==> flow/design.v <==
`timescale 1ns / 1ps
module tristate_buffer (
    input x,      
    input c,      
    output y      
);
assign y = c ? x : 1'bz;
endmodule
module halfAdder(
    input A, B,
    output C, S
);
    xor G1 (S, A, B);
    and G2 (C, A, B);
endmodule
module fullAdder(
    input Ci, A, B,
    output Co, S
);
    wire w1, w2, w3;
    or (Co, w1, w3);
    halfAdder HA1 (
        .A(Ci),
        .B(A),
        .C(w1),
        .S(w2)
    );
    halfAdder HA2 (
        .A(w2),
        .B(B),
        .C(w3),
        .S(S)
    );
endmodule
module and32M(
    input [31:0] A,
    input B,
    output [31:0] Y
    );
    generate
        for (genvar i = 0; i < 32; i = i + 1) begin
            and (Y[i], A[i], B);
        end
    endgenerate
endmodule
module and32(
    input [31:0] A, B,
    output [31:0] Y
    );
    generate
        for (genvar i = 0; i < 32; i = i + 1) begin
            and N (Y[i], A[i], B[i]);
        end
    endgenerate
endmodule
module or32(
    input [31:0] A, B,
    output [31:0] Y
    );
    generate
        for (genvar i = 0; i < 32; i = i + 1) begin
            or N (Y[i], A[i], B[i]);
        end
    endgenerate
endmodule
module xor32(
    input [31:0] A, B,
    output [31:0] Y
    );
    generate
        for (genvar i = 0; i < 32; i = i + 1) begin
            xor N (Y[i], A[i], B[i]);
        end
    endgenerate
endmodule
module xor32A(
    input [31:0] A,
    input B,
    output [31:0] Y
    );
    generate
        for (genvar i = 0; i < 32; i = i + 1) begin
            xor N (Y[i], A[i], B);
        end
    endgenerate
endmodule
module not32(
    input [31:0] X,
    output [31:0] Y
    );
    generate
        for (genvar i = 0; i < 32; i = i + 1) begin
            not N (Y[i], X[i]);
        end
    endgenerate
endmodule
module negate32(
    input [31:0] X,
    output [31:0] Y
);
    wire [31:0] nx;
    not32 N32 (
        .X(X),
        .Y(nx)
    );
    add32 A32 (
        .A(nx),
        .B(32'h0000_0001),
        .Ci(32'h0000_0000),
        .S(Y)
    );
endmodule
module mux2_1_32(
    input [31:0] X0, X1,
    input select,
    output reg [31:0] Y
);
    always @(*) begin
        case (select)
            1'b0 : Y = X0;
            1'b1 : Y = X1;
        endcase
    end
endmodule
module mux4_1_32(
    input [31:0] X0, X1, X2, X3,
    input [1:0] select,
    output reg [31:0] Y
);
    always @(*) begin
        case (select)
            2'b00 : Y = X0;
            2'b01 : Y = X1;
            2'b10 : Y = X2;
            2'b11 : Y = X3;
        endcase
    end
endmodule
module mux8_1_32(
    input [31:0] X0, X1, X2, X3, X4, X5, X6, X7,
    input [2:0] select,
    output reg [31:0] Y
);
    always @(*) begin
        case (select)
            3'b000 : Y = X0;
            3'b001 : Y = X1;
            3'b010 : Y = X2;
            3'b011 : Y = X3;
            3'b100 : Y = X4;
            3'b101 : Y = X5;
            3'b110 : Y = X6;
            3'b111 : Y = X7;
        endcase
    end
endmodule
module mux16_1_32(
    input [511:0] X,
    input [3:0] select,
    input clk,
    output reg [31:0] Y
);
    always @(*) begin
        case (select)
            4'b0000 : Y <= X[31:0];
            4'b0001 : Y <= X[63:32];
            4'b0010 : Y <= X[95:64];
            4'b0011 : Y <= X[127:96];
            4'b0100 : Y <= X[159:128];
            4'b0101 : Y <= X[191:160];
            4'b0110 : Y <= X[223:192];
            4'b0111 : Y <= X[255:224];
            4'b1000 : Y <= X[287:256];
            4'b1001 : Y <= X[319:288];
            4'b1010 : Y <= X[351:320];
            4'b1011 : Y <= X[383:352];
            4'b1100 : Y <= X[415:384];
            4'b1101 : Y <= X[447:416];
            4'b1110 : Y <= X[479:448];
            4'b1111 : Y <= X[511:480];
        endcase
    end
endmodule
module mux2_1_4(
    input [3:0] X0, X1,
    input select,
    output reg [3:0] Y
);
    always @(*) begin
        case (select)
            1'b0 : Y = X0;
            1'b1 : Y = X1;
        endcase
    end
endmodule
module mux2_1_1(
    input X0, X1,
    input select,
    output reg Y
);
    always @(*) begin
        case (select)
            1'b0 : Y = X0;
            1'b1 : Y = X1;
        endcase
    end
endmodule
module decoder32(
    input [4:0] X,
    output [31:0] Y
);
    wire [4:0] n;
    not (n[0], X[0]);
    not (n[1], X[1]);
    not (n[2], X[2]);
    not (n[3], X[3]);
    not (n[4], X[4]);
    and (Y[00], n[4], n[3], n[2], n[1], n[0]);
    and (Y[01], n[4], n[3], n[2], n[1], X[0]);
    and (Y[02], n[4], n[3], n[2], X[1], n[0]);
    and (Y[03], n[4], n[3], n[2], X[1], X[0]);
    and (Y[04], n[4], n[3], X[2], n[1], n[0]);
    and (Y[05], n[4], n[3], X[2], n[1], X[0]);
    and (Y[06], n[4], n[3], X[2], X[1], n[0]);
    and (Y[07], n[4], n[3], X[2], X[1], X[0]);
    and (Y[08], n[4], X[3], n[2], n[1], n[0]);
    and (Y[09], n[4], X[3], n[2], n[1], X[0]);
    and (Y[10], n[4], X[3], n[2], X[1], n[0]);
    and (Y[11], n[4], X[3], n[2], X[1], X[0]);
    and (Y[12], n[4], X[3], X[2], n[1], n[0]);
    and (Y[13], n[4], X[3], X[2], n[1], X[0]);
    and (Y[14], n[4], X[3], X[2], X[1], n[0]);
    and (Y[15], n[4], X[3], X[2], X[1], X[0]);
    and (Y[16], X[4], n[3], n[2], n[1], n[0]);
    and (Y[17], X[4], n[3], n[2], n[1], X[0]);
    and (Y[18], X[4], n[3], n[2], X[1], n[0]);
    and (Y[19], X[4], n[3], n[2], X[1], X[0]);
    and (Y[20], X[4], n[3], X[2], n[1], n[0]);
    and (Y[21], X[4], n[3], X[2], n[1], X[0]);
    and (Y[22], X[4], n[3], X[2], X[1], n[0]);
    and (Y[23], X[4], n[3], X[2], X[1], X[0]);
    and (Y[24], X[4], X[3], n[2], n[1], n[0]);
    and (Y[25], X[4], X[3], n[2], n[1], X[0]);
    and (Y[26], X[4], X[3], n[2], X[1], n[0]);
    and (Y[27], X[4], X[3], n[2], X[1], X[0]);
    and (Y[28], X[4], X[3], X[2], n[1], n[0]);
    and (Y[29], X[4], X[3], X[2], n[1], X[0]);
    and (Y[30], X[4], X[3], X[2], X[1], n[0]);
    and (Y[31], X[4], X[3], X[2], X[1], X[0]);
endmodule
module decoder16(
    input [3:0] X,
    input enable,
    output [15:0] Y
);
    wire [3:0] n;
    not (n[0], X[0]);
    not (n[1], X[1]);
    not (n[2], X[2]);
    not (n[3], X[3]);
    and (Y[00], n[3], n[2], n[1], n[0], enable);
    and (Y[01], n[3], n[2], n[1], X[0], enable);
    and (Y[02], n[3], n[2], X[1], n[0], enable);
    and (Y[03], n[3], n[2], X[1], X[0], enable);
    and (Y[04], n[3], X[2], n[1], n[0], enable);
    and (Y[05], n[3], X[2], n[1], X[0], enable);
    and (Y[06], n[3], X[2], X[1], n[0], enable);
    and (Y[07], n[3], X[2], X[1], X[0], enable);
    and (Y[08], X[3], n[2], n[1], n[0], enable);
    and (Y[09], X[3], n[2], n[1], X[0], enable);
    and (Y[10], X[3], n[2], X[1], n[0], enable);
    and (Y[11], X[3], n[2], X[1], X[0], enable);
    and (Y[12], X[3], X[2], n[1], n[0], enable);
    and (Y[13], X[3], X[2], n[1], X[0], enable);
    and (Y[14], X[3], X[2], X[1], n[0], enable);
    and (Y[15], X[3], X[2], X[1], X[0], enable);
endmodule
module lShift(
    input [31:0] X,
    input [4:0] shiftAmt,
    input SR,  
    output [31:0] Y
);
    wire [31:0] controlSig;
    decoder32 d32 (
        .X (shiftAmt),
        .Y(controlSig)
    );
    generate
        for (genvar i = 0; i < 32; i = i + 1) begin  
            for (genvar j = 0; j < 32; j = j + 1) begin  
                if (j - i < 0) begin
                    wire muxConnect;
                    mux2_1_1 M (
                        .X0(1'b0),
                        .X1(X[j - i + 32]),
                        .select(SR),
                        .Y(muxConnect)
                    );
                    tristate_buffer tsb (
                        .x(muxConnect),
                        .y(Y[j]),
                        .c(controlSig[i])
                    );
                end else begin
                    tristate_buffer tsb (
                        .x(X[j - i]),
                        .y(Y[j]),
                        .c(controlSig[i])
                    );
                end
            end
        end
    endgenerate
endmodule
module rShift(
    input [31:0] X,
    input [4:0] shiftAmt,
    input SR,  
    input LA,  
    output [31:0] Y
);
    wire [31:0] controlSig;
    decoder32 d32 (
        .X (shiftAmt),
        .Y(controlSig)
    );
    generate
        for (genvar i = 0; i < 32; i = i + 1) begin  
            for (genvar j = 0; j < 32; j = j + 1) begin  
                if (j + i >= 32) begin
                    wire newBit, muxConnect;
                    mux2_1_1 M_LA (
                        .X0(1'b0),
                        .X1(X[31]),
                        .select(LA),
                        .Y(newBit)
                    );
                    mux2_1_1 M_SR (
                        .X0(newBit),
                        .X1(X[j + i - 32]),
                        .select(SR),
                        .Y(muxConnect)
                    );
                    tristate_buffer tsb (
                        .x(muxConnect),
                        .y(Y[j]),
                        .c(controlSig[i])
                    );
                end else begin
                    tristate_buffer tsb (
                        .x(X[j + i]),
                        .y(Y[j]),
                        .c(controlSig[i])
                    );
                end
            end
        end
    endgenerate
endmodule
`timescale 1ns / 1ps
module d_FF4(
    input [3:0] D,
    input clk,
    output reg [3:0] Q
    );
    always @(posedge clk) begin
        Q <= D;
    end
endmodule
module reg4(
    input [3:0] D,
    input clk, enable,
    output [3:0] Q
);
    wire [3:0] out, in;
    mux2_1_4 M1 (
        .X0(out),
        .X1(D),
        .select(enable),
        .Y(in)
    );
    d_FF4 R_main (
        .D(in),
        .clk(clk),
        .Q(out)
    );
    assign Q = out;
endmodule
module d_FF(
    input [31:0] D,
    input clk,
    output reg [31:0] Q
    );
    always @(posedge clk) begin
        Q <= D;
    end
endmodule
module reg32(
    input [31:0] D,
    input clk, enable,
    output [31:0] Q
);
    wire [31:0] out, in;
    mux2_1_32 M1 (
        .X0(out),
        .X1(D),
        .select(enable),
        .Y(in)
    );
    d_FF R_main (
        .D(in),
        .clk(clk),
        .Q(out)
    );
    assign Q = out;
endmodule
module regCell(
    input [31:0] D0, D1,
    input S0, S1, clk,
    output [31:0] Q
);
    wire enable;
    wire [31:0] writeData;
    assign enable = S0 ^ S1;
    mux2_1_32 M1(
        .X0(D0), .X1(D1),
        .select(S1),
        .Y(writeData)
    );
    reg32 R32 (
        .D(writeData),
        .clk(clk), .enable(enable),
        .Q(Q)
    );
endmodule
module regFile(
    input [31:0] inp0, inp1,
    input [4:0] inSelect0, inSelect1,  
    input [3:0] outSelect0, outSelect1, outSelect2,
    input clk,
    output [31:0] out0, out1, out2
);
    wire [15:0] S0Arr, S1Arr;
    wire [511:0] rFileStatus;
    decoder16 D1(
        .X(inSelect0[3:0]),
        .enable(inSelect0[4]),
        .Y(S0Arr)
    );
    decoder16 D2(
        .X(inSelect1[3:0]),
        .enable(inSelect1[4]),
        .Y(S1Arr)
    );
    generate
        for (genvar i = 0; i < 16; i = i + 1) begin
            regCell rC(
                .D0(inp0), 
                .D1(inp1),
                .S0(S0Arr[i]), 
                .S1(S1Arr[i]), 
                .clk(clk),
                .Q(rFileStatus[(i+1)*32 - 1:i*32])
            );
        end
    endgenerate
    mux16_1_32 M0(
        .X(rFileStatus),
        .select(outSelect0),
        .clk(clk),
        .Y(out0)
    );
    mux16_1_32 M1(
        .X(rFileStatus),
        .select(outSelect1),
        .clk(clk),
        .Y(out1)
    );
    mux16_1_32 M2(
        .X(rFileStatus),
        .select(outSelect2),
        .clk(clk),
        .Y(out2)
    );
endmodule
Reports on regFile
Tool output for the design above, in the order of the flow. Line numbers count from 1 in the design file above. Cell names lack the library's common part. A cell with - has no value.

Design top: regFile. Clock: clk. Standard-cell library: sky130hd. Corner: tt_025C_1v80.

Word level
Counts by Yosys on the flattened word-level netlist (proc, flatten, opt, wreduce; memories kept). Register bits leave out memories and registers merged into their read ports (data or address). Print and check cells are left out. Cells with the same type and inputs are merged into one.

The entry for register bits reads 512. For latch bits the number is 0. Under memory bits (writable) stands 0. The entry for memory bits (read-only) reads 0. The figure for word width x clocked read ports is 0. The figure for memory cells is 0. Under bits of input ports stands 87. Under output and inout bits stands 96. Cells after elaboration: 227.

For $add $sub $neg the number is 0. $mul: 0. Divide/modulo/power cells: 0. Order comparisons: 0. The figure for eq/ne operators is 45. Shifts and indexed selects: 0. For muxes and demuxes the number is 35. Bitwise gates (word level): 128. For reduce/logical cells the number is 3.

Operators with widths (count): 32-bit parallel mux with 16-bit select (3); 32-bit parallel mux with 2-bit select (16); 32-bit two-way mux (16); 4-bit == test with constant B (24); 1-bit bitwise AND (88); 4-bit by 3-bit == test with 1-bit output with constant B (12); 1-bit NOT (24); 4-bit by 2-bit == test with 1-bit output with constant B (6); 1-bit bitwise XOR (16); 4-bit by 1-bit == test with 1-bit output with constant B (3); 4-bit zero test (3).

Longest topological paths
Longest topological path by Yosys (ltp), each cell counted once; first at word level (registers and memories cut), then after technology mapping (sequential cells cut; the memories' decode and read muxes count).

For depth in word-level cells the number is 8. For ABC_AREA the number is 0. The figure for mapped depth is 8. Under mapped depth without buffers stands 5.

After synthesis
The flow's flattened synthesis, as Yosys stat reports it; memories are mapped. The netlist is that of the ABC_AREA named above (0 if unset); the other value can give another one.

Cells by type: edfxtp_1 (count 512, total area 1.54E+04 um^2); mux2_2 (count 556, total area 6.26E+03 um^2); a22oi_1 (count 270, total area 2.03E+03 um^2); a221oi_1 (count 125, total area 1094.8 um^2); a22o_1 (count 96, total area 840.806 um^2); o22ai_1 (count 118, total area 738.208 um^2); nor2_1 (count 191, total area 716.938 um^2); clkbuf_1 (count 188, total area 705.677 um^2); buf_2 (count 130, total area 650.624 um^2); mux2i_1 (count 50, total area 500.48 um^2); o32a_1 (count 42, total area 420.403 um^2); a21oi_1 (count 77, total area 385.37 um^2); nor2b_1 (count 52, total area 325.312 um^2); a222oi_1 (count 28, total area 280.269 um^2); a32oi_1 (count 31, total area 271.51 um^2); nand2_1 (count 72, total area 270.259 um^2); a2111o_1 (count 21, total area 236.477 um^2); o221a_2 (count 20, total area 225.216 um^2).

Other cell types: 47; their cells: 371.

For cells in the netlist the number is 2950. The figure for synthesis area is 33738.6 um^2. For area of sequential cells the number is 15374.7 um^2. For mapped flip-flops the number is 512. The figure for buffer cells is 348.

By module: a second synthesis without flattening, with its own total; a netlist apart from the flattened one above.

Cells (unflattened synthesis): 3547. Area (unflattened synthesis): 40327.4 um^2.

Rows give one instance, submodules left out.

Modules: mux2_1_32 (instances 32, cells 36, area 544.3 um^2, seq. area 0.0 um^2); mux16_1_32 (instances 3, cells 607, area 4095.2 um^2, seq. area 0.0 um^2); d_FF (instances 16, cells 32, area 640.6 um^2, seq. area 640.6 um^2); decoder16 (instances 2, cells 23, area 117.6 um^2, seq. area 0.0 um^2); regCell (instances 16, cells 1, area 8.8 um^2, seq. area 0.0 um^2); reg32 (instances 16, cells 0, area 0.0 um^2, seq. area 0.0 um^2); regFile (instances 1, cells 0, area 0.0 um^2, seq. area 0.0 um^2).

Path before layout
Source: OpenSTA report_checks on the synthesized netlist (no wires, ideal clock, input and output delay 20% of the period each), path of least setup slack; recovery checks are left aside. Register names are those of the netlist, which keeps one name where synthesis merged equal registers.

Kind: input port to flip-flop. From: in inSelect1[3]. To: reg genblk1[12].rC.R32.R_main.Q[0]. Period: 5050 ps. The figure for external input delay is 1010 ps. Library setup time: 436 ps. Launch time at the first pin: 1010 ps. The figure for arrival is 3689 ps. For required time the number is 4614 ps. The figure for slack is 925 ps. The figure for path delay is 3115 ps. Under stages on the path stands 6. The figure for path buffers is 3. For period reached after synthesis the number is 4125 ps.

"path delay" = arrival - input delay + setup time. "stages on the path" counts driving pins, that of a launching flip-flop among them; a cell with two outputs on the path counts twice. "period reached after synthesis" = period - worst setup slack (recovery checks aside). The figure is calculated, with input and output delays left at 20% of the set period. The rows between start and end are the longest chain of elaborated cells between them; the timing report does not say that the signal goes this way. Where chains are equally long, one stands for them. Each line given opens the expression or statement behind the cell; cells for indexed reads and writes are added by Yosys, which also makes memories of some case tables. Only ways into the end's enable, where the timed path ends, are counted here.

Path through: buf_2 nand2_1 or3_1 clkbuf_1 buf_2 xnor2_1. The figure for length of the longest elaborated chain is 5. Elaborated cells on any way between the ends: 5. Classes of those cells: 5 x logic.

Ends and longest elaborated chain, post-synthesis: start, declared (line 439) `input [4:0] inSelect0, inSelect1,`; 1-bit bitwise AND x4 (line 273) `and (Y[12], X[3], X[2], n[1], n[0], enable);`; 1-bit bitwise XOR (line 425) `assign enable = S0 ^ S1;`; end, assigned (line 396) `Q <= D;`; end, declared (line 393) `output reg [31:0] Q`.

Path in the finished layout
From the final timing report of job 1: the path of least setup slack in the routed layout; clock arrival at registers is part of the times. The report prints the path's times to 10 ps; the period is as set.

Kind: input port to output port. From: in outSelect0[2]. To: out out0[6]. Period: 4880 ps. The figure for external input delay is 980 ps. For output delay the number is 980 ps. Launch time at the first pin: 980 ps. The figure for arrival is 2910 ps. For required time the number is 3900 ps. The figure for slack is 990 ps. Under stages on the path stands 10. The figure for path buffers is 5.

The rows between start and end are the longest chain of elaborated cells between them; the timing report does not say that the signal goes this way. Where chains are equally long, one stands for them.

Path through: buf_2 buf_12 nor2b_4 buf_12 a22oi_1 o22ai_2 a221oi_2 a21oi_1 buf_4 dlygate4sd2_1. The figure for length of the longest elaborated chain is 2. Elaborated cells on any way between the ends: 17. For source lines of those cells the number is 1. Classes of those cells: 15 x eq/ne; 1 x mux; 1 x reduce/logical.

Ends and longest elaborated chain, post-layout: start, declared (line 440) `input [3:0] outSelect0, outSelect1, outSelect2,`; 4-bit == test (line 164) `case (select)`; 32-bit parallel mux with 16-bit select (line 164); end, declared (line 442) `output [31:0] out0, out1, out2`.

Lab notebook: regFile

Record of 2 stored runs of the RTL-to-layout flow on regFile, platform sky130hd. The runs are unordered. Constraints: input delay and output delay 20% of the set period each, output load 0.01 pF. By "period reached" is meant the clock period of the run minus its worst setup slack. This is arithmetic on one report: input and output delays are still those of the set period (20% each). "allowed time less slack (worst setup path)": the worst setup path's part of the clock period (all of it between registers, 20% less for each end at a port) less its slack. A launch clock that arrives late makes it longer, a capture clock that arrives late makes it shorter. By "total power of the final layout" is meant OpenSTA's value without simulated activity: inputs other than the clock are taken to toggle once in ten clock periods, and the tool carries that through the logic. "allowed time less slack (worst setup path)" is known to 10 ps.

Job 1 has these settings: period_ns 4.88; CORE_UTILIZATION 37; SETUP_SLACK_MARGIN 1.05; PLACE_DENSITY 0.42; CORE_ASPECT_RATIO 1.71; CELL_PAD_IN_SITES_GLOBAL_PLACEMENT 1; CELL_PAD_IN_SITES_DETAIL_PLACEMENT 0; TNS_END_PERCENT 100; ABC_AREA 0; MAX_ROUTING_LAYER met4; CAP_MARGIN 20; CORE_MARGIN 2; SLEW_MARGIN 20. The utilization in the final report is 47.5%. The allowed time less slack (worst setup path) comes to 1940 ps. Critical path kind: input port to output port. The area of the die comes to 93703.7 um^2. For the standard-cell area after routing the run shows 42918.7 um^2. For the lowest setup slack the run shows 990 ps. The total power of the final layout comes to 12359 µW. For the post-route worst hold slack the run shows 1407 ps. The measured total negative slack is 0 ps. The period reached is 3890 ps. The mapped cell area after synthesis stands at 33738.6 um^2.

Job 2 has these settings: period_ns 2.52; CORE_UTILIZATION 47; SETUP_SLACK_MARGIN 0.74; CORE_MARGIN 10; CELL_PAD_IN_SITES_GLOBAL_PLACEMENT 3; CELL_PAD_IN_SITES_DETAIL_PLACEMENT 0; CTS_CLUSTER_DIAMETER 188; SLEW_MARGIN 25; CAP_MARGIN 20. The utilization in the final report is 71.3%. The allowed time less slack (worst setup path) comes to 2660 ps. Critical path kind: flip-flop to output port. The area of the die comes to 82900.8 um^2. For the standard-cell area after routing the run shows 50858.8 um^2. For the lowest setup slack the run shows -641 ps. The total power of the final layout comes to 26352 µW. For the post-route worst hold slack the run shows 695 ps. The measured total negative slack is -21590 ps. The period reached is 3161 ps. The mapped cell area after synthesis stands at 33738.6 um^2.
